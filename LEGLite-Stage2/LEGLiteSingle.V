==> flow/design.v <==
module DMemory_IO(
     output logic [15:0] rdata,   
     output logic [6:0] io_display,  
     input logic clock,   
     input logic [15:0] addr,    
     input logic [15:0] wdata,   
     input logic write,   
     input logic read,    
     input logic io_sw0,  
     input logic io_sw1   
     );
reg [15:0] memcell[0:127];  
always_comb
	begin
	if (read == 0) rdata = 0;
	else  
		begin
		if (addr >= 0 && addr < 256) 
               rdata = memcell[addr[7:1]]; 
		else if (addr == 16'hfff0) 		
               rdata = {14'd0,io_sw1,io_sw0};
		else rdata = 0;  
		end
	end
always_ff @(posedge clock)
	if (write == 1 && addr == 16'hfffa) 
         io_display <= wdata[6:0];
always_ff @(posedge clock)
     if (write == 1 && addr>= 0 && addr < 256) 
          memcell[addr[7:1]] <= wdata;
endmodule
module RegFile(
     output logic [15:0] rdata1,   
     output logic [15:0] rdata2,   
     input logic clock,		
     input logic [15:0] wdata,    
     input logic [2:0] waddr,    
     input logic [2:0] raddr1,   
     input logic [2:0] raddr2,   
     input logic write     
     );			
reg [15:0] regcell[0:7];		 
always_ff @(posedge clock) 
     if (write==1) regcell[waddr]<=wdata;
always_comb
     begin
     if (raddr1 == 7) 	rdata1 = 0;
     else rdata1 = regcell[raddr1];
     end
always_comb
     begin
     if (raddr2 == 7) 	rdata2 = 0;
     else rdata2 = regcell[raddr2];
     end
endmodule
module ALU(
     output logic [15:0] result,  
     output logic zero_result,  
     input logic [15:0] indata0,      
     input logic [15:0] indata1,      
     input logic [2:0] select        
     );		
always_comb
	case(select)
	0: result = indata0 + indata1;
	1: result = indata0 - indata1;
	2: result = indata1;
	3: result = indata0 | indata1;
	4: result = indata0 & indata1;
	default: result = 0;
	endcase
always_comb  
	if (result == 0) 	zero_result = 1;
	else 			  	zero_result = 0;
endmodule
module MUX2(
     output logic [15:0] result,    
     input logic [15:0] indata0,   
     input logic [15:0] indata1,   
     input logic select     
     );	
always_comb
	case(select)
	0: result = indata0;
	1: result = indata1;
	endcase
endmodule
module MUX4(
     output logic [15:0] result,  
     input logic [15:0] indata0,  
     input logic [15:0] indata1,  
     input logic [15:0] indata2,  
     input logic [15:0] indata3,  
     input logic [1:0] select     
     );	
always_comb
	case(select)
	0: result = indata0;
	1: result = indata1;
	2: result = indata2;
	3: result = indata3;
	endcase
endmodule
module Control(
     output logic reg2loc,
     output logic uncondbranch,
     output logic branch,
     output logic memread,
     output logic memtoreg,
     output logic [2:0] alu_select,
     output logic memwrite,
     output logic alusrc,
     output logic regwrite,
     input logic [3:0] opcode
     );
always_comb
	case(opcode)
	0:	 
		begin
		reg2loc = 0;		 
		uncondbranch = 0;	 
		branch = 0;   		 
		memread = 0;  		 
		memtoreg = 0;		 
		alu_select = 0; 	 
		memwrite = 0; 		 
		alusrc = 0; 		 
		regwrite = 1;		 
		end
	1:	 
		begin
		reg2loc = 0;		 
		uncondbranch = 0;	 
		branch = 0;   		 
		memread = 0;  		 
		memtoreg = 0;		 
		alu_select = 1; 	 
		memwrite = 0; 		 
		alusrc = 0; 		 
		regwrite = 1;		 
		end
	4:	 
		begin
		reg2loc = 1;		 
		uncondbranch = 1;	 
		branch = 1;   		 
		memread = 0;  		 
		memtoreg = 0;		 
		alu_select = 0; 	 
		memwrite = 0; 		 
		alusrc = 0; 		 
		regwrite = 0;		 
		end
	5:	 
		begin
		reg2loc = 0;		 
		uncondbranch = 0;	 
		branch = 0;   		 
		memread = 0;  		 
		memtoreg = 1;		 
		alu_select = 0; 	 
		memwrite = 0; 		 
		alusrc = 1; 		 
		regwrite = 1;		 
		end
	6:	 
		begin
		reg2loc = 1;		 
		uncondbranch = 0;	 
		branch = 0;   		 
		memread = 0;  		 
		memtoreg = 0;		 
		alu_select = 0; 	 
		memwrite = 1; 		 
		alusrc = 1; 		 
		regwrite = 0;		 
		end
	7:	 
		begin
		reg2loc = 1;		 
		uncondbranch = 0;	 
		branch = 1;   		 
		memread = 0;  		 
		memtoreg = 0;		 
		alu_select = 2; 	 
		memwrite = 1; 		 
		alusrc = 1; 		 
		regwrite = 0;		 
		end
	8:	 
		begin
		reg2loc = 0;		 
		uncondbranch = 0;	 
		branch = 0;   		 
		memread = 0;  		 
		memtoreg = 0;		 
		alu_select = 0; 	 
		memwrite = 0; 		 
		alusrc = 1; 		 
		regwrite = 1;		 
		end
	9:	 
		begin
		reg2loc = 0;		 
		uncondbranch = 0;	 
		branch = 0;   		 
		memread = 0;  		 
		memtoreg = 0;		 
		alu_select = 4; 	 
		memwrite = 0; 		 
		alusrc = 1; 		 
		regwrite = 1;		 
		end
	10:	 
		begin
		reg2loc = 0;		 
		uncondbranch = 0;	 
		branch = 0;   		 
		memread = 0;  		 
		memtoreg = 0;		 
		alu_select = 1; 	 
		memwrite = 0; 		 
		alusrc = 1; 		 
		regwrite = 1;		 
		end
	default:
		begin
		reg2loc = 0;
		uncondbranch = 0;
		branch = 0;   
		memread = 0;   
		memtoreg = 0;  
		alu_select = 0; 
		memwrite = 0; 
		alusrc = 0;    
		regwrite = 0;
		end
	endcase
endmodule
module PCLogic(
     output logic [15:0] pc,   
     input logic clock,  
     input logic [15:0] signext,	 
     input logic uncondbranch,
     input logic branch,	
     input logic alu_zero,	
     input logic reset	
     );
always_ff @(posedge clock)
	begin
	if (reset==1) 
		pc <= 0;
    else if(branch == 1 && alu_zero ==1) 
		pc <= pc + (signext << 1) ;
   	else if( uncondbranch == 1) 
		pc <= pc + (signext << 1) ;
	else 
		pc <= pc+2;  
	end
endmodule
module LEGLiteSingle(
	iaddr,		 
	daddr,		 
	dwrite,		 
	dread,		 
	dwdata,		 
	alu_out,	 
	clock,
	idata,		 
	ddata,		 
	reset,
	probe
	);
output [15:0] iaddr; 	 
output [15:0] daddr;	 
output dwrite;			 
output dread;			 
output [15:0] dwdata;	 
output [15:0] alu_out;	 
input clock;			 
input [15:0] idata; 	 
input [15:0] ddata;		 
input reset;
output [15:0] probe;
wire reg2loc;
wire uncondbranch;
wire branch;
wire memtoreg;
wire [2:0] alu_selec;
wire alusrc;
wire regwrite;
wire [15:0] rdata1;
wire [15:0] rdata2;
wire [15:0] readReg1;
wire [15:0] readReg2;
wire [15:0] writeDataReg;
wire [15:0] ALU_input2;
wire  mainALU_z_out;
assign alu_out = daddr;
wire [15:0] signextension;
assign signextension = {{10{idata[11]}}, idata[11:6]};
assign probe = signextension;
assign dwdata = rdata2;
Control legv8_control(
	reg2loc, 
	uncondbranch, 
	branch, 
	dread, 
	memtoreg, 
	alu_selec, 
	dwrite, 
	alusrc , 
	regwrite, 
	{idata [15:12]}
	);
RegFile legv8_register(
	rdata1, 
	rdata2, 
	clock, 
	writeDataReg, 
	{idata [2:0]}, 
	{idata [5:3]},  
	readReg2[2:0], 		 
	regwrite
	);
MUX2 reg2loc_mux(
	readReg2, 
	{{13'b0},idata [11:9]}, 
	{{13'b0},idata [2:0]}, 
	reg2loc
	);
MUX2 alusrc_mux(
	ALU_input2, 
	rdata2, 
	signextension, 
	alusrc
	);
MUX2 memtoreg_mux(
	writeDataReg,
	daddr,
  	ddata,
	memtoreg
	);
ALU legv8_mainALU(
	daddr,
	mainALU_z_out,
	rdata1,
	ALU_input2,
	alu_selec
	);
PCLogic legv8_pclogic(
	iaddr,
	clock,
	signextension,
	uncondbranch,
	branch,
	mainALU_z_out,
	reset
	);
endmodule
## From RTL to reports: LEGLiteSingle

Tool output for the design above, in the order of the flow.
Lines are those of the file above, counted from 1.
Cell names lack the library's common part.
Not given: --

- Design top: LEGLiteSingle
- Clock port: clock
- Standard-cell library: sky130hd
- Library corner: tt_025C_1v80

## Word level

Counts by Yosys on the flattened word-level netlist (proc, flatten, opt, wreduce; memories kept). Register bits leave out memories and registers merged into their read ports (data or address); mux counts leave out enables and synchronous resets folded into registers. Print and check cells are left out. Cells with the same type and inputs are merged into one.
Memory sizes are those after Yosys's memory passes, which may raise the word count (mostly to a power of two), join words into wider ones and drop unused or constant bits.

- Equality and inequality tests: 6
- Reductions and logical operators: 3
- Bitwise operators: 5
- Add/subtract/negate cells: 4
- Muxes and demuxes: 12

Operators by type and width:

| kind | count |
|---|---|
| case mux 16 bit (select 5 bit) | 1 |
| 2-to-1 mux 16 bit | 5 |
| case mux 16 bit (select 2 bit) | 2 |
| adder 16 bit | 2 |
| subtractor 16 bit | 1 |
| bitwise AND 16 bit | 1 |
| bitwise OR 16 bit | 1 |
| adder 16 x 2 -> 16 bit with constant B | 1 |
| logical NOT 16 bit | 1 |
| == test 3 bit with constant B | 3 |
| == test 3 x 2 -> 1 bit with constant B | 2 |
| case mux 3 bit (select 2 bit) | 1 |
| NOT 1 bit | 3 |
| == test 3 x 1 -> 1 bit with constant B | 1 |
| logical NOT 3 bit | 1 |
| 2-to-1 mux 3 bit | 1 |
| 2-to-1 mux 1 bit | 2 |
| logical AND 1 bit | 1 |

- Memory bits (writable): 128
- Memories kept: 2
- Bits in registers: 16
- Memory bits (read-only): 160
- Output and inout port bits: 82

Memory list:

| name | words | width | rd ports | write ports | line | source |
|---|---|---|---|---|---|---|
| (name not given) | 16 | 10 | 1 | 0 | 117 | `case(opcode)` |
| legv8_register.regcell | 8 | 16 | 2 | 1 | 42 | `reg [15:0] regcell[0:7];` |

## Logic depth

Longest topological path by Yosys (ltp), each cell counted once; first at word level (registers and memories cut), then after technology mapping (sequential cells cut; the memories' decode and read muxes count).

- Depth in word-level cells: 11
- ABC_AREA: 0
- Mapped depth: 31
- Mapped depth without buffers: 26

## Synthesis result

The flow's flattened synthesis, as Yosys stat reports it; memories are mapped. The netlist is that of the ABC_AREA named above (0 if unset); the other value can give another one.
The area totals of this step are shown rounded.

Cells by type:

| type | count | area in all (sq um) |
|---|---|---|
| edfxtp_1 | 125 | 3,753.6 |
| mux2i_1 | 107 | 1.07E+03 |
| ha_1 | 39 | 487.968 |
| mux4_2 | 18 | 405.389 |
| a21oi_1 | 72 | 360.346 |
| mux2_2 | 28 | 315.302 |
| dfxtp_1 | 15 | 300.288 |
| nand2_1 | 80 | 300.288 |
| buf_4 | 36 | 270.259 |
| xnor2_1 | 29 | 253.994 |
| nor2_1 | 62 | 232.723 |
| xor2_1 | 23 | 201.443 |
| nand2b_1 | 31 | 193.936 |
| o21ai_0 | 28 | 140.134 |
| o211ai_1 | 18 | 135.13 |
| a211oi_1 | 16 | 120.115 |
| clkbuf_1 | 30 | 112.608 |
| inv_1 | 27 | 101.347 |

Not listed: further types 61, cells in them 241.

- Flip-flops: 140
- Synthesis area: 10,600 sq um
- Cells in the netlist: 1,025
- Buffer cells: 96
- Sequential area: 4,050 sq um

By module: a second synthesis without flattening, with its own total; a netlist apart from the flattened one above.

- Cells (unflattened synthesis): 901
- Area (unflattened synthesis): 10,100 sq um

Rows give one instance, submodules left out.

Modules:

| module | sequential area (sq um) | cells | area (sq um) | times used |
|---|---|---|---|---|
| RegFile | 3,660 | 357 | 5,790 | 1 |
| ALU | 0.0 | 238 | 1,550 | 1 |
| PCLogic | 300 | 190 | 1,500 | 1 |
| MUX2 | 0.0 | 18 | 249 | 3 |
| LEGLiteSingle | 0.0 | 33 | 244 | 1 |
| Control | 0.0 | 29 | 234 | 1 |

## Worst setup path after synthesis

Path of least setup slack by OpenSTA after synthesis, without wires, with an ideal clock, recovery checks aside; 20% of the period is set as input and as output delay. Where synthesis merged equal registers, the netlist keeps one of their names.

- Path type: input port to output port
- Start: in idata[13]
- End: out daddr[14]
- Launch time at the first pin: 1,730 ps
- Driving pins on the path: 25
- Path slack: 649 ps
- Input delay: 1,730 ps
- Delay of the path: 4,541 ps
- Period: 8,650 ps
- Data required time: 6,920 ps
- Output delay: 1,730 ps
- Arrival: 6,271 ps
- Synthesis period reached: 8,001 ps

"delay of the path" is the arrival time less input delay plus setup time.
A path that ends at an output port has no setup time.
"driving pins on the path": output pins that drive a net of the path, with the launching flip-flop's if there is one; two outputs of one cell count as two.
"synthesis period reached" is the clock period less the worst setup slack; recovery checks do not enter. This is arithmetic on one report: input and output delays are still those of the set period (20% each).
Between the ends stands the longest chain of elaborated cells between them, by number of cells; it is not shown to be the way that was timed. Of several equally long chains one is given.
A line is the first line of the expression or statement that the cell stems from. Yosys adds cells for indexed reads and writes and turns some case tables into memories.
The chain passes a memory read, where the word-level depth is cut; so it can be longer than that depth.

- Cell sequence: inv_1 > ha_1 > buf_6 > or3b_1 > buf_6 > a21o_1 > buf_6 > buf_6 > mux2i_1 > o221ai_2 > nor2_1 > a21oi_1 > inv_1 > ha_1 > nor2_1 > xor2_1 > ha_1 > nor2b_1 > o31a_1 > o31ai_1 > o21bai_1 > a221oi_1 > xnor2_1 > a22o_1 > buf_4
- Cells in the longest elaborated chain: 8
- Elaborated cells between the ends (all ways): 18
- Classes of those cells: add/sub: 2; eq/ne: 5; mux: 4; logic: 4; reduce/logical: 1; memory: 2

RTL lines, path post-synthesis:

| what | line | source |
|---|---|---|
| start: declaration | 281 | `input [15:0] idata;` |
| memory (16 x 10 bit) | 117 | `case(opcode)` |
| NOT 1 bit | 83 | `case(select)` |
| case mux 3 bit (select 2 bit) | 83 |  |
| memory (8 x 16 bit) | 42 | `reg [15:0] regcell[0:7];` |
| 2-to-1 mux 16 bit | 52 | `if (raddr2 == 7) rdata2 = 0;` |
| case mux 16 bit (select 2 bit) | 83 |  |
| subtractor 16 bit | 66 | `1: result = indata0 - indata1;` |
| case mux 16 bit (select 5 bit) | 64 | `case(select)` |
| end: declaration | 275 | `output [15:0] daddr;` |

Nets of the timed path that keep an RTL name, with a line that drives or declares them; the list need not be complete.

Nets with RTL names, path post-synthesis:

| net | line |
|---|---|
| dwdata[1] | 52 |
| alu_out[14] | 64 |

## Timing after layout

Path of least setup slack in the final report of job 1 (OpenROAD, finished layout, wires in). Where an end is a register, its clock arrival counts in the times.
The report prints the path's times to 10 ps; the period is as set.

- Path type: input port to output port
- Start: in idata[13]
- End: out alu_out[15]
- Launch time at the first pin: 1,860 ps
- Period: 9,290 ps
- Output delay: 1,860 ps
- Data required time: 7,430 ps
- Driving pins on the path: 23
- Input delay: 1,860 ps
- Arrival: 7,250 ps
- Path slack: 190 ps

Between the ends stands the longest chain of elaborated cells between them, by number of cells; it is not shown to be the way that was timed. Of several equally long chains one is given.
The chain passes a memory read, where the word-level depth is cut; so it can be longer than that depth.

- Cell sequence: clkdlybuf4s50_1 > inv_1 > ha_1 > or3b_4 > buf_12 > a2111oi_1 > nor4_1 > a32o_1 > o21ai_2 > and3_1 > nand3_1 > o21ai_0 > xnor2_1 > o21ai_0 > ha_1 > nand3_1 > o21ai_1 > nand4_1 > a21oi_1 > xnor2_1 > xnor2_1 > o22ai_2 > clkdlybuf4s50_1
- Cells in the longest elaborated chain: 8
- Elaborated cells between the ends (all ways): 18
- Classes of those cells: add/sub: 2; eq/ne: 5; mux: 4; logic: 4; reduce/logical: 1; memory: 2

RTL lines, path post-layout:

| what | line | source |
|---|---|---|
| start: declaration | 281 | `input [15:0] idata;` |
| memory (16 x 10 bit) | 117 | `case(opcode)` |
| NOT 1 bit | 83 | `case(select)` |
| case mux 3 bit (select 2 bit) | 83 |  |
| memory (8 x 16 bit) | 42 | `reg [15:0] regcell[0:7];` |
| 2-to-1 mux 16 bit | 52 | `if (raddr2 == 7) rdata2 = 0;` |
| case mux 16 bit (select 2 bit) | 83 |  |
| subtractor 16 bit | 66 | `1: result = indata0 - indata1;` |
| case mux 16 bit (select 5 bit) | 64 | `case(select)` |
| end: declaration | 279 | `output [15:0] alu_out;` |

Wiki page: LEGLiteSingle / flow data

Stored flow runs of LEGLiteSingle (2 of them; Yosys, OpenROAD, sky130hd). They differ in their settings and are not a sequence. Constraints: input delay and output delay 20% of the set period each, output load 0.01 pF.
By "clock period achieved" is meant the clock period of the run minus its worst setup slack. This is arithmetic on one report: input and output delays are still those of the set period (20% each).
"time of the worst setup path": the worst setup path's part of the clock period (all of it between registers, 20% less for each end at a port) less its slack. A launch clock that arrives late makes it longer, a capture clock that arrives late makes it shorter.
"time of the worst setup path" is given in steps of 10 ps.
The measured numbers are rounded.

### Job 1

Settings: `period_ns=9.29`, `CAP_MARGIN=20`, `CORE_MARGIN=2`, `CORE_UTILIZATION=40`, `SLEW_MARGIN=20`

- Mapped cell area after synthesis: 10,600 sq um
- Time of the worst setup path: 5,390 ps
- Worst setup path type: input port to output port
- Standard-cell area after layout: 13,000 sq um
- Setup slack of the critical path: 186 ps
- Die area: 27,700 sq um
- Clock period achieved: 9,104 ps

### Job 2

Settings: `period_ns=5.68`, `CORE_UTILIZATION=15`, `PLACE_DENSITY_LB_ADDON=0.08`, `CELL_PAD_IN_SITES_GLOBAL_PLACEMENT=3`, `TNS_END_PERCENT=40`, `CTS_CLUSTER_SIZE=45`, `CAP_MARGIN=40`, `MIN_ROUTING_LAYER=met1`, `CORE_MARGIN=2`, `SLEW_MARGIN=20`

- Mapped cell area after synthesis: 10,600 sq um
- Time of the worst setup path: 4,410 ps
- Worst setup path type: input port to output port
- Standard-cell area after layout: 16,600 sq um
- Setup slack of the critical path: -1,010 ps
- Die area: 72,600 sq um
- Clock period achieved: 6,686 ps
